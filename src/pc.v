==> flow/design.v <==
module inc1(D_IN, D_OUT);
    input [15:0]  D_IN;
    output [15:0] D_OUT;
    assign D_OUT = D_IN + 1; 
endmodule
module  inc1_tb;
    reg [15:0]  D_IN;    
    wire[15:0]  D_OUT;   
    inc1 INC_PC(.D_IN(D_IN),.D_OUT(D_OUT));  
    initial begin
        $monitor("D_IN = %h , D_OUT = %h",D_IN,D_OUT);
        #10 D_IN = 16'h1234;
        #10 D_IN = 16'h0000;
        #10 D_IN = 16'hffff;
        #10 D_IN = 16'h000f;
    end
endmodule
module mux16_4to1(SEL, D_IN0, D_IN1, D_IN2, D_IN3, D_OUT);
   input [1:0]   SEL;
   input [15:0]  D_IN0;
   input [15:0]  D_IN1;
   input [15:0]  D_IN2;
   input [15:0]  D_IN3;
   output [15:0] D_OUT;
   reg [15:0] D_OUT;
   always @(SEL,D_IN0,D_IN1,D_IN2,D_IN3) begin
      case (SEL)
         2'b00: D_OUT <= D_IN0;
         2'b01: D_OUT <= D_IN1; 
         2'b10: D_OUT <= D_IN2;
         2'b11: D_OUT <= D_IN3;
         default: D_OUT <= 0; 
      endcase
   end   
endmodule
module  mux16_4to1_tb;
   reg [15:0]  D_IN0,D_IN1,D_IN2,D_IN3;    
   reg [ 1:0]  SEL;
   wire[15:0]  D_OUT;   
   mux16_4to1 U_mux16_4to1(.SEL(SEL),
                           .D_IN0(D_IN0),
                           .D_IN1(D_IN1),
                           .D_IN2(D_IN2),
                           .D_IN3(D_IN3),
                           .D_OUT(D_OUT)); 
   initial begin
      $monitor("SEL = %h , D_IN0 = %h ,D_IN1 = %h ,D_IN2 = %h ,D_IN3 = %h ,D_OUT = %h",SEL,D_IN0,D_IN1,D_IN2,D_IN3,D_OUT);
      D_IN0 = 16'h1234;
      D_IN1 = 16'h1111;
      D_IN2 = 16'h0011;
      D_IN3 = 16'h1001;
      #10 SEL = 2'b00;
      #10 SEL = 2'b01;
      #10 SEL = 2'b10;
      #10 SEL = 2'b11;
   end
endmodule
module pc(CLK, RESET,LD, PCSEL, OFFSET, DIRECT, PC_OUT);
    input         CLK;
    input         RESET;
    input         LD;
    input [1:0]   PCSEL;
    input [15:0]  OFFSET;
    input [15:0]  DIRECT;
    output [15:0] PC_OUT;
    wire [15:0]   PC_REG_IN;
    reg [15:0]    PC_REG_OUT;
    wire [15:0]   PLUS_ONE;
    mux16_4to1 pc_mux(.SEL(PCSEL), .D_IN0(PLUS_ONE), .D_IN1(OFFSET), .D_IN2(DIRECT), .D_IN3(), .D_OUT(PC_REG_IN));
    always @(posedge CLK)
    begin: pc_reg
        if (RESET) PC_REG_OUT<=0;
        else if ( LD == 1'b1)
            PC_REG_OUT <= PC_REG_IN;
        else 
            PC_REG_OUT <= PC_REG_OUT;
    end
    inc1 pc_inc(.D_IN(PC_REG_OUT), .D_OUT(PLUS_ONE));
    assign PC_OUT = PC_REG_OUT;
endmodule
module pc_tb;
    reg          CLK;
    reg          RESET;
    reg          LD;
    reg  [1:0]   PCSEL;
    reg  [15:0]  OFFSET;
    reg  [15:0]  DIRECT;
    wire [15:0] PC_OUT;
    reg [3:0]i;
    pc U_pc(CLK, RESET,LD, PCSEL, OFFSET, DIRECT, PC_OUT);
    always #10 CLK=~CLK;
    initial begin
        $monitor("LD=%b, PCSEL=%b, OFFSET=%b, DIRECT=%b, PC_OUT=%b",LD, PCSEL, OFFSET, DIRECT, PC_OUT);
        CLK = 0;
        RESET =1;
        LD=0;
        #20;
        LD=1;
        RESET =0;
        #30;
        PCSEL=0;
        OFFSET= 'b11111;
        DIRECT= 16'd123;
        for ( i = 0 ; i<= 4 ; i=i+1 ) begin
            #40 PCSEL = PCSEL +1;
        end
    end
endmodule
### Tool chain data of pc

Tool output for the design above, in the order of the flow.
Lines are those of the file above, counted from 1.
Cell names lack the library's common part.
A cell with -- has no value.

| design | value |
|---|---|
| design top | pc |
| clock input | CLK |
| library | sky130hd |
| library corner | tt_025C_1v80 |

### After elaboration

Yosys after proc, flatten, opt, wreduce and memory -nomap, before mapping. Memory bits, and registers merged into a memory's read port (data or address), are not among the register bits. Print and check cells are not counted. Equal cells are merged and count once.

| storage and ports | value |
|---|---|
| bits in registers | 16 |
| bits of input ports | 37 |
| output and inout port bits | 16 |

| cells by class | value |
|---|---|
| add/subtract/negate cells | 1 |
| equal/unequal tests | 3 |
| muxes and demuxes | 1 |
| reduce/logical cells | 1 |

Operators by type and width:

| operator | number |
|---|---|
| parallel mux 16 bit (select 4 bit) | 1 |
| adder 16 x 1 -> 16 bit with constant B | 1 |
| equality test 2 bit with constant B | 2 |
| equality test 2 x 1 -> 1 bit with constant B | 1 |
| zero test 2 bit | 1 |

### Depth

Depth = most cells in a row (Yosys ltp): at word level without a register or memory, in the mapped netlist without a sequential cell, where the memories' decode and read muxes count.

| depth | value |
|---|---|
| word-level depth | 2 |
| ABC_AREA | 0 |
| gate-level depth with buffers | 8 |
| gate-level depth less buffers | 6 |

### Netlist

The flow's flattened synthesis, as Yosys stat reports it; memories are mapped. The netlist is that of the ABC_AREA named above (0 if unset); the other value can give another one.

| synthesis totals | value |
|---|---|
| mapped cells | 145 |
| mapped area | 1146.1 sq um |
| flip-flops | 16 |

Cell types:

| cell | number | total area (sq um) |
|---|---|---|
| dfxtp_1 | 16 | 320.307 |
| a21oi_1 | 16 | 80.077 |
| a22oi_1 | 9 | 67.565 |
| a221o_1 | 5 | 50.048 |
| a211oi_1 | 6 | 45.043 |
| nor2_1 | 11 | 41.29 |
| mux2i_1 | 4 | 40.038 |
| o21ai_0 | 8 | 40.038 |
| ha_1 | 3 | 37.536 |
| nand4_2 | 3 | 37.536 |
| a221oi_1 | 4 | 35.034 |
| nand2b_1 | 5 | 31.28 |
| nand3_1 | 5 | 25.024 |
| clkbuf_1 | 6 | 22.522 |
| inv_1 | 6 | 22.522 |
| o31ai_1 | 3 | 22.522 |
| buf_2 | 4 | 20.019 |
| nand2_1 | 5 | 18.768 |

Not listed: further types 20, cells in them 26.
By module: a second synthesis without flattening, with its own total; a netlist apart from the flattened one above.

| second synthesis, totals | value |
|---|---|
| cells (unflattened synthesis) | 115 |
| area (unflattened synthesis) | 1302.5 sq um |

Rows give one instance, submodules left out.

By module:

| module | times used | cells | area (sq um) |
|---|---|---|---|
| pc | 1 | 52 | 580.6 |
| mux16_4to1 | 1 | 20 | 424.2 |
| inc1 | 1 | 43 | 297.8 |

### Worst setup path after synthesis

OpenSTA on the mapped netlist: ideal clock, no wires. The path of least setup slack (recovery checks aside). Input and output delay are each 20% of the period. Register names are those of the netlist, which keeps one name where synthesis merged equal registers.

| timing post-synthesis | value |
|---|---|
| path type | reg-to-reg |
| start | reg PC_REG_OUT[0] |
| end | reg PC_REG_OUT[14] |
| clock period | 1.65 ns |
| library setup time | 0.132 ns |
| launch time at the first pin | 0.000 ns |
| arrival | 1.553 ns |
| setup slack | -0.035 ns |
| path delay | 1.685 ns |
| stages | 6 |
| synthesis period reached | 1.685 ns |

"path delay" is the arrival time less input delay plus setup time.
"stages": output pins that drive a net of the path, with the launching flip-flop's if there is one; two outputs of one cell count as two.
"synthesis period reached" is the clock period less the worst setup slack; recovery checks do not enter. This is arithmetic on one report: input and output delays are still those of the set period (20% each).
Between the ends stands the longest chain of elaborated cells between them, by number of cells; it is not shown to be the way that was timed. Of several equally long chains one is given.
A line is the first line of the expression or statement that the cell stems from. Yosys adds cells for indexed reads and writes and turns some case tables into memories.
At most two assigning lines are given for a register; there are more.

| on the way, post-synthesis | value |
|---|---|
| cells stage by stage | dfxtp_1 -> ha_1 -> nand3_2 -> or4_1 -> a31oi_1 -> a21oi_1 |
| cells in the longest elaborated chain | 2 |
| elaborated cells on any way between the ends | 2 |
| those cells by class | add/sub (1); mux (1) |

Ends and longest elaborated chain, post-synthesis:

| item | RTL line | source |
|---|---|---|
| start: declaration | 67 | `reg [15:0]    PC_REG_OUT;` |
| start: assignment | 72 | `if (RESET) PC_REG_OUT<=0;` |
| start: assignment | 74 | `PC_REG_OUT <= PC_REG_IN;` |
| adder 16 x 1 -> 16 bit | 4 | `assign D_OUT = D_IN + 1;` |
| parallel mux 16 bit (select 4 bit) | 27 | `case (SEL)` |
| end: assignment | 72 |  |
| end: assignment | 74 |  |
| end: declaration | 67 |  |

### Path in the finished layout

From the final timing report of run 1: the path of least setup slack in the routed layout; clock arrival at registers is part of the times.

| timing post-layout | value |
|---|---|
| path type | reg-to-reg |
| start | reg PC_REG_OUT[1] |
| end | reg PC_REG_OUT[14] |
| clock period | 1.25 ns |
| library setup time | 0.14 ns |
| launch time at the first pin | 0.25 ns |
| arrival | 1.52 ns |
| setup slack | -0.16 ns |
| stages | 6 |

Between the ends stands the longest chain of elaborated cells between them, by number of cells; it is not shown to be the way that was timed. Of several equally long chains one is given.
At most two assigning lines are given for a register; there are more.

| on the way, post-layout | value |
|---|---|
| cells stage by stage | dfxtp_4 -> ha_4 -> nand3_4 -> or4_4 -> a31oi_2 -> a21oi_1 |
| cells in the longest elaborated chain | 2 |
| elaborated cells on any way between the ends | 2 |
| those cells by class | add/sub (1); mux (1) |

Ends and longest elaborated chain, post-layout:

| item | RTL line | source |
|---|---|---|
| start: declaration | 67 | `reg [15:0]    PC_REG_OUT;` |
| start: assignment | 72 | `if (RESET) PC_REG_OUT<=0;` |
| start: assignment | 74 | `PC_REG_OUT <= PC_REG_IN;` |
| adder 16 x 1 -> 16 bit | 4 | `assign D_OUT = D_IN + 1;` |
| parallel mux 16 bit (select 4 bit) | 27 | `case (SEL)` |
| end: assignment | 72 |  |
| end: assignment | 74 |  |
| end: declaration | 67 |  |

Hand-over note for pc

pc through Yosys and OpenROAD on sky130hd: 2 stored runs, unordered, with their settings and measured results. The constraints put input and output delay at 20% of the set period each and load the outputs with 0.01 pF.
"achieved period" = clock period - worst setup slack. The figure is calculated, with input and output delays left at 20% of the set period.
"critical setup path time" is the time allowed to the run's worst setup path (the clock period less input and output delay, where it has them) less its slack. Clock arrival times count: a late capture clock shortens it, a late launch clock lengthens it.

#### Run 1

| setting | value |
|---|---|
| period_ns | `1.25` |
| CORE_UTILIZATION | `25` |
| SETUP_SLACK_MARGIN | `0.17` |
| PLACE_DENSITY_LB_ADDON | `0.23` |
| HOLD_SLACK_MARGIN | `0.09` |
| CORE_MARGIN | `10` |
| CELL_PAD_IN_SITES_GLOBAL_PLACEMENT | `0` |
| GPL_TIMING_DRIVEN | `0` |
| GPL_ROUTABILITY_DRIVEN | `0` |
| CTS_CLUSTER_SIZE | `67` |
| MAX_ROUTING_LAYER | `met5` |
| CAP_MARGIN | `20` |
| SLEW_MARGIN | `20` |

| result | value |
|---|---|
| chip area in the Yosys report | 1146.1 sq um |
| die outline area | 7693.0 sq um |
| standard-cell area after routing | 2812.7 sq um |
| worst setup slack after layout | -0.160 ns |
| total negative slack | -0.670 ns |
| final worst hold slack | 0.394 ns |
| achieved period | 1.410 ns |
| critical setup path time | 1.41 ns |
| worst setup path type | reg-to-reg |

#### Run 2

| setting | value |
|---|---|
| period_ns | `1.22` |
| CAP_MARGIN | `20` |
| CORE_MARGIN | `2` |
| CORE_UTILIZATION | `40` |
| SLEW_MARGIN | `20` |

| result | value |
|---|---|
| chip area in the Yosys report | 1146.1 sq um |
| die outline area | 3309.7 sq um |
| standard-cell area after routing | 2517.4 sq um |
| worst setup slack after layout | -0.236 ns |
| total negative slack | -2.116 ns |
| final worst hold slack | 0.613 ns |
| achieved period | 1.456 ns |
| critical setup path time | 1.46 ns |
| worst setup path type | reg-to-reg |

End of note.
